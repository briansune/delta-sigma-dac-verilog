==> flow/design.v <==
`timescale 1ns / 1ps
module dsa_single #(
	parameter dac_bw = 16
)(
	input	wire				clk,
	input	wire				rst_n,
	input	wire	[15 : 0]	din,
	output	wire				dout
);
	localparam bw_ext = 2;
	localparam bw_tot = dac_bw + bw_ext;
	reg						dout_r;
	reg						dac_dout;
	reg signed		[bw_tot-1 : 0]	DAC_acc_1st;
	wire signed		[bw_tot-1 : 0]	max_val = (2**(dac_bw - 1) - 1);
	wire signed		[bw_tot-1 : 0]	min_val = -(2**(dac_bw - 1));
	wire signed		[bw_tot-1 : 0]	dac_val = (!dout_r) ? max_val : min_val;
	wire signed		[bw_tot-1 : 0]	in_ext = {{bw_ext{din[dac_bw - 1]}}, din};
	wire signed		[bw_tot-1 : 0]	delta_s0_c0 = in_ext + dac_val;
	wire signed		[bw_tot-1 : 0]	delta_s0_c1 = DAC_acc_1st + delta_s0_c0;
	always@(posedge clk)begin
		if(!rst_n)begin
			DAC_acc_1st <= 'd0;
		end else begin
			DAC_acc_1st <= delta_s0_c1;
		end
	end
	always@(posedge clk)begin
		if(!rst_n)begin
			dout_r		<= 1'b0;
			dac_dout	<= 1'b0;
		end else begin
			dout_r		<= delta_s0_c1[bw_tot-1];
			dac_dout	<= ~dout_r;
		end
	end
	assign dout = dout_r;
endmodule
======== Reports on dsa_single ========
Tool output for the design above, in the order of the flow.
Line numbers count from 1 in the design file above.
Not given: n/a
design
  top ..................................... dsa_single
  clock ................................... clk
  standard-cell library ................... sky130hd
  library corner .......................... tt_025C_1v80

======== Word level ========
Counts by Yosys on the flattened word-level netlist (proc, flatten, opt, wreduce; memories kept). Register bits leave out memories and registers merged into their read ports (data or address); mux counts leave out enables and synchronous resets folded into registers. Print and check cells are left out. Cells with the same type and inputs are merged into one.
word-level totals
  register bits ........................... 19
  bits in latches ......................... 0
  RAM bits ................................ 0
  bits in read-only memories .............. 0
  clocked read ports x word width ......... 0
  memories ................................ 0
  output and inout port bits .............. 1
  word-level cells ........................ 5
cells by class
  add/subtract/negate cells ............... 2
  $mul .................................... 0
  div/mod/pow operators ................... 0
  magnitude comparators ................... 0
  equal/unequal tests ..................... 0
  shifts and indexed selects .............. 0
  multiplexer cells ....................... 1
  bitwise logic cells ..................... 0
  reductions and logical operators ........ 0
operators with widths
  kind                                       number
  16-bit by 18-bit adder with 18-bit output  1
  18-bit adder                               1
  18-bit 2-to-1 mux                          1

======== Logic depth ========
Depth = most cells in a row (Yosys ltp): at word level without a register or memory, in the mapped netlist without a sequential cell, where the memories' decode and read muxes count.
logic depth
  depth in word-level cells ............... 3
  ABC_AREA ................................ 1
  mapped depth ............................ 13
  depth with buffers taken out ............ 13

======== Netlist ========
Source: synth_stat.txt of the flow (Yosys; design flattened, memories mapped). It holds for the ABC_AREA given above (unset counts as 0); a run with the other value may have another netlist.
cells by type
  type                       number  area in all (µm²)
  sky130_fd_sc_hd__dfxtp_1   18      360.346
  sky130_fd_sc_hd__fa_1      18      360.346
  sky130_fd_sc_hd__nand2_1   82      307.795
  sky130_fd_sc_hd__ha_1      16      200.192
  sky130_fd_sc_hd__inv_1     44      165.158
  sky130_fd_sc_hd__a21oi_1   17      85.082
  sky130_fd_sc_hd__nor2_1    22      82.579
  sky130_fd_sc_hd__nand2_2   9       56.304
  sky130_fd_sc_hd__nor3_2    4       40.038
  sky130_fd_sc_hd__nand3_1   7       35.034
  sky130_fd_sc_hd__o21ai_0   5       25.024
  sky130_fd_sc_hd__inv_2     4       15.014
  sky130_fd_sc_hd__nand3b_1  2       15.014
  sky130_fd_sc_hd__clkbuf_8  1       13.763
  sky130_fd_sc_hd__nand3_2   1       10.01
  sky130_fd_sc_hd__or2_4     1       8.758
  sky130_fd_sc_hd__xnor2_1   1       8.758
  sky130_fd_sc_hd__buf_4     1       7.507
Not listed: further types 2, cells in them 2.
synthesis totals
  cell count .............................. 255
  mapped area ............................. 1809.2 µm²
  sequential area ......................... 360.3 µm²
  mapped flip-flops ....................... 18

======== Timing after synthesis ========
OpenSTA on the mapped netlist: ideal clock, no wires. The path of least setup slack (recovery checks aside). Input and output delay are each 20% of the period. Register names are those of the netlist, which keeps one name where synthesis merged equal registers.
timing after synthesis
  kind .................................... register to register
  from .................................... register DAC_acc_1st[17]
  to ...................................... register DAC_acc_1st[17]
  period .................................. 3.95 ns
  library setup time ...................... 0.115 ns
  launch time at the first pin ............ 0.000 ns
  arrival ................................. 2.481 ns
  data required time ...................... 3.835 ns
  setup slack ............................. 1.354 ns
  delay of the path ....................... 2.596 ns
  stages on the path ...................... 13
  buffers on the path ..................... 0
  period reached after synthesis .......... 2.596 ns
"delay of the path" = arrival - input delay + setup time.
"stages on the path": output pins that drive a net of the path, with the launching flip-flop's if there is one; two outputs of one cell count as two.
"period reached after synthesis" = period - worst setup slack (recovery checks aside). The figure is calculated, with input and output delays left at 20% of the set period.
Between the ends stands the longest chain of elaborated cells between them, by number of cells; it is not shown to be the way that was timed. Of several equally long chains one is given.
Each line given opens the expression or statement behind the cell; cells for indexed reads and writes are added by Yosys, which also makes memories of some case tables.
between the ends, after synthesis
  cell sequence ........................... sky130_fd_sc_hd__dfxtp_1 sky130_fd_sc_hd__inv_1 sky130_fd_sc_hd__fa_1 sky130_fd_sc_hd__ha_1 sky130_fd_sc_hd__fa_1 sky130_fd_sc_hd__nand2_1 sky130_fd_sc_hd__nand2_1 sky130_fd_sc_hd__nand3_1 sky130_fd_sc_hd__nand2_2 sky130_fd_sc_hd__nand2_1 sky130_fd_sc_hd__nand3_1 sky130_fd_sc_hd__nand2_1 sky130_fd_sc_hd__nor2_1
  cells in the longest elaborated chain ... 1
RTL lines, path after synthesis
  what                RTL line  RTL
  start: declaration  14        reg signed [bw_tot-1 : 0] DAC_acc_1st;
  start: assignment   23        DAC_acc_1st <= 'd0;
  start: assignment   25        DAC_acc_1st <= delta_s0_c1;
  18-bit adder        20        wire signed [bw_tot-1 : 0] delta_s0_c1 = DAC_acc_1st + delta_s0_c0;
  end: assignment     23
  end: assignment     25
  end: declaration    14

======== Worst path after layout ========
Path of least setup slack in the final report of run 2 (OpenROAD, finished layout, wires in). Where an end is a register, its clock arrival counts in the times.
timing after layout
  kind .................................... register to register
  from .................................... register DAC_acc_1st[17]
  to ...................................... register DAC_acc_1st[17]
  period .................................. 3.78 ns
  library setup time ...................... 0.09 ns
  launch time at the first pin ............ 0.28 ns
  arrival ................................. 3.25 ns
  data required time ...................... 3.96 ns
  setup slack ............................. 0.71 ns
  stages on the path ...................... 13
  buffers on the path ..................... 0
Between the ends stands the longest chain of elaborated cells between them, by number of cells; it is not shown to be the way that was timed. Of several equally long chains one is given.
between the ends, after layout
  cell sequence ........................... sky130_fd_sc_hd__dfxtp_1 sky130_fd_sc_hd__inv_1 sky130_fd_sc_hd__fa_1 sky130_fd_sc_hd__ha_1 sky130_fd_sc_hd__fa_1 sky130_fd_sc_hd__nand2_1 sky130_fd_sc_hd__nand2_1 sky130_fd_sc_hd__nand3_1 sky130_fd_sc_hd__nand2_2 sky130_fd_sc_hd__nand2_1 sky130_fd_sc_hd__nand3_1 sky130_fd_sc_hd__nand2_1 sky130_fd_sc_hd__nor2_1
  cells in the longest elaborated chain ... 1
RTL lines, path after layout
  what                RTL line  RTL
  start: declaration  14        reg signed [bw_tot-1 : 0] DAC_acc_1st;
  start: assignment   23        DAC_acc_1st <= 'd0;
  start: assignment   25        DAC_acc_1st <= delta_s0_c1;
  18-bit adder        20        wire signed [bw_tot-1 : 0] delta_s0_c1 = DAC_acc_1st + delta_s0_c0;
  end: assignment     23
  end: assignment     25
  end: declaration    14

Measured data: module dsa_single, platform sky130hd, 2 stored runs of the flow under differing settings, order arbitrary. Input and output delays are each 20% of the period that was set; the output load is 0.01 pF.
By "reached clock period" is meant the clock period of the run minus its worst setup slack. This is arithmetic on one report: input and output delays are still those of the set period (20% each).
"allowed time less slack (worst setup path)" is the time allowed to the run's worst setup path (the clock period less input and output delay, where it has them) less its slack. Clock arrival times count: a late capture clock shortens it, a late launch clock lengthens it.

---- run 1 ----
settings
  period_ns = 2.79
  CORE_UTILIZATION = 59
  CORE_MARGIN = 4
  CELL_PAD_IN_SITES_GLOBAL_PLACEMENT = 2
  TNS_END_PERCENT = 65
  CTS_CLUSTER_DIAMETER = 255
  MIN_ROUTING_LAYER = met2
  CAP_MARGIN = 20
  SLEW_MARGIN = 20
results
  incomplete, placement halted on GPL-0301

---- run 2 ----
settings
  period_ns = 3.78
  CORE_UTILIZATION = 19
  SETUP_SLACK_MARGIN = 0.25
  PLACE_DENSITY = 0.62
  HOLD_SLACK_MARGIN = -0.06
  CORE_MARGIN = 9
  CELL_PAD_IN_SITES_GLOBAL_PLACEMENT = 3
  CELL_PAD_IN_SITES_DETAIL_PLACEMENT = 2
  ABC_AREA = 1
  GPL_TIMING_DRIVEN = 0
  CTS_CLUSTER_DIAMETER = 181
  SLEW_MARGIN = 5
  MAX_ROUTING_LAYER = met5
  CAP_MARGIN = 20
results
  worst setup slack after layout .......... 0.713 ns
  area inside the die boundary ............ 13358.7 µm²
  setup TNS ............................... 0.000 ns
  reached clock period .................... 3.067 ns
  standard-cell area of the final layout .. 2195.9 µm²
  utilization after routing ............... 0.238
  allowed time less slack (worst setup path) .. 3.07 ns
  worst path kind ......................... register to register
  post-synthesis cell area ................ 1809.2 µm²
  worst hold slack ........................ 0.605 ns
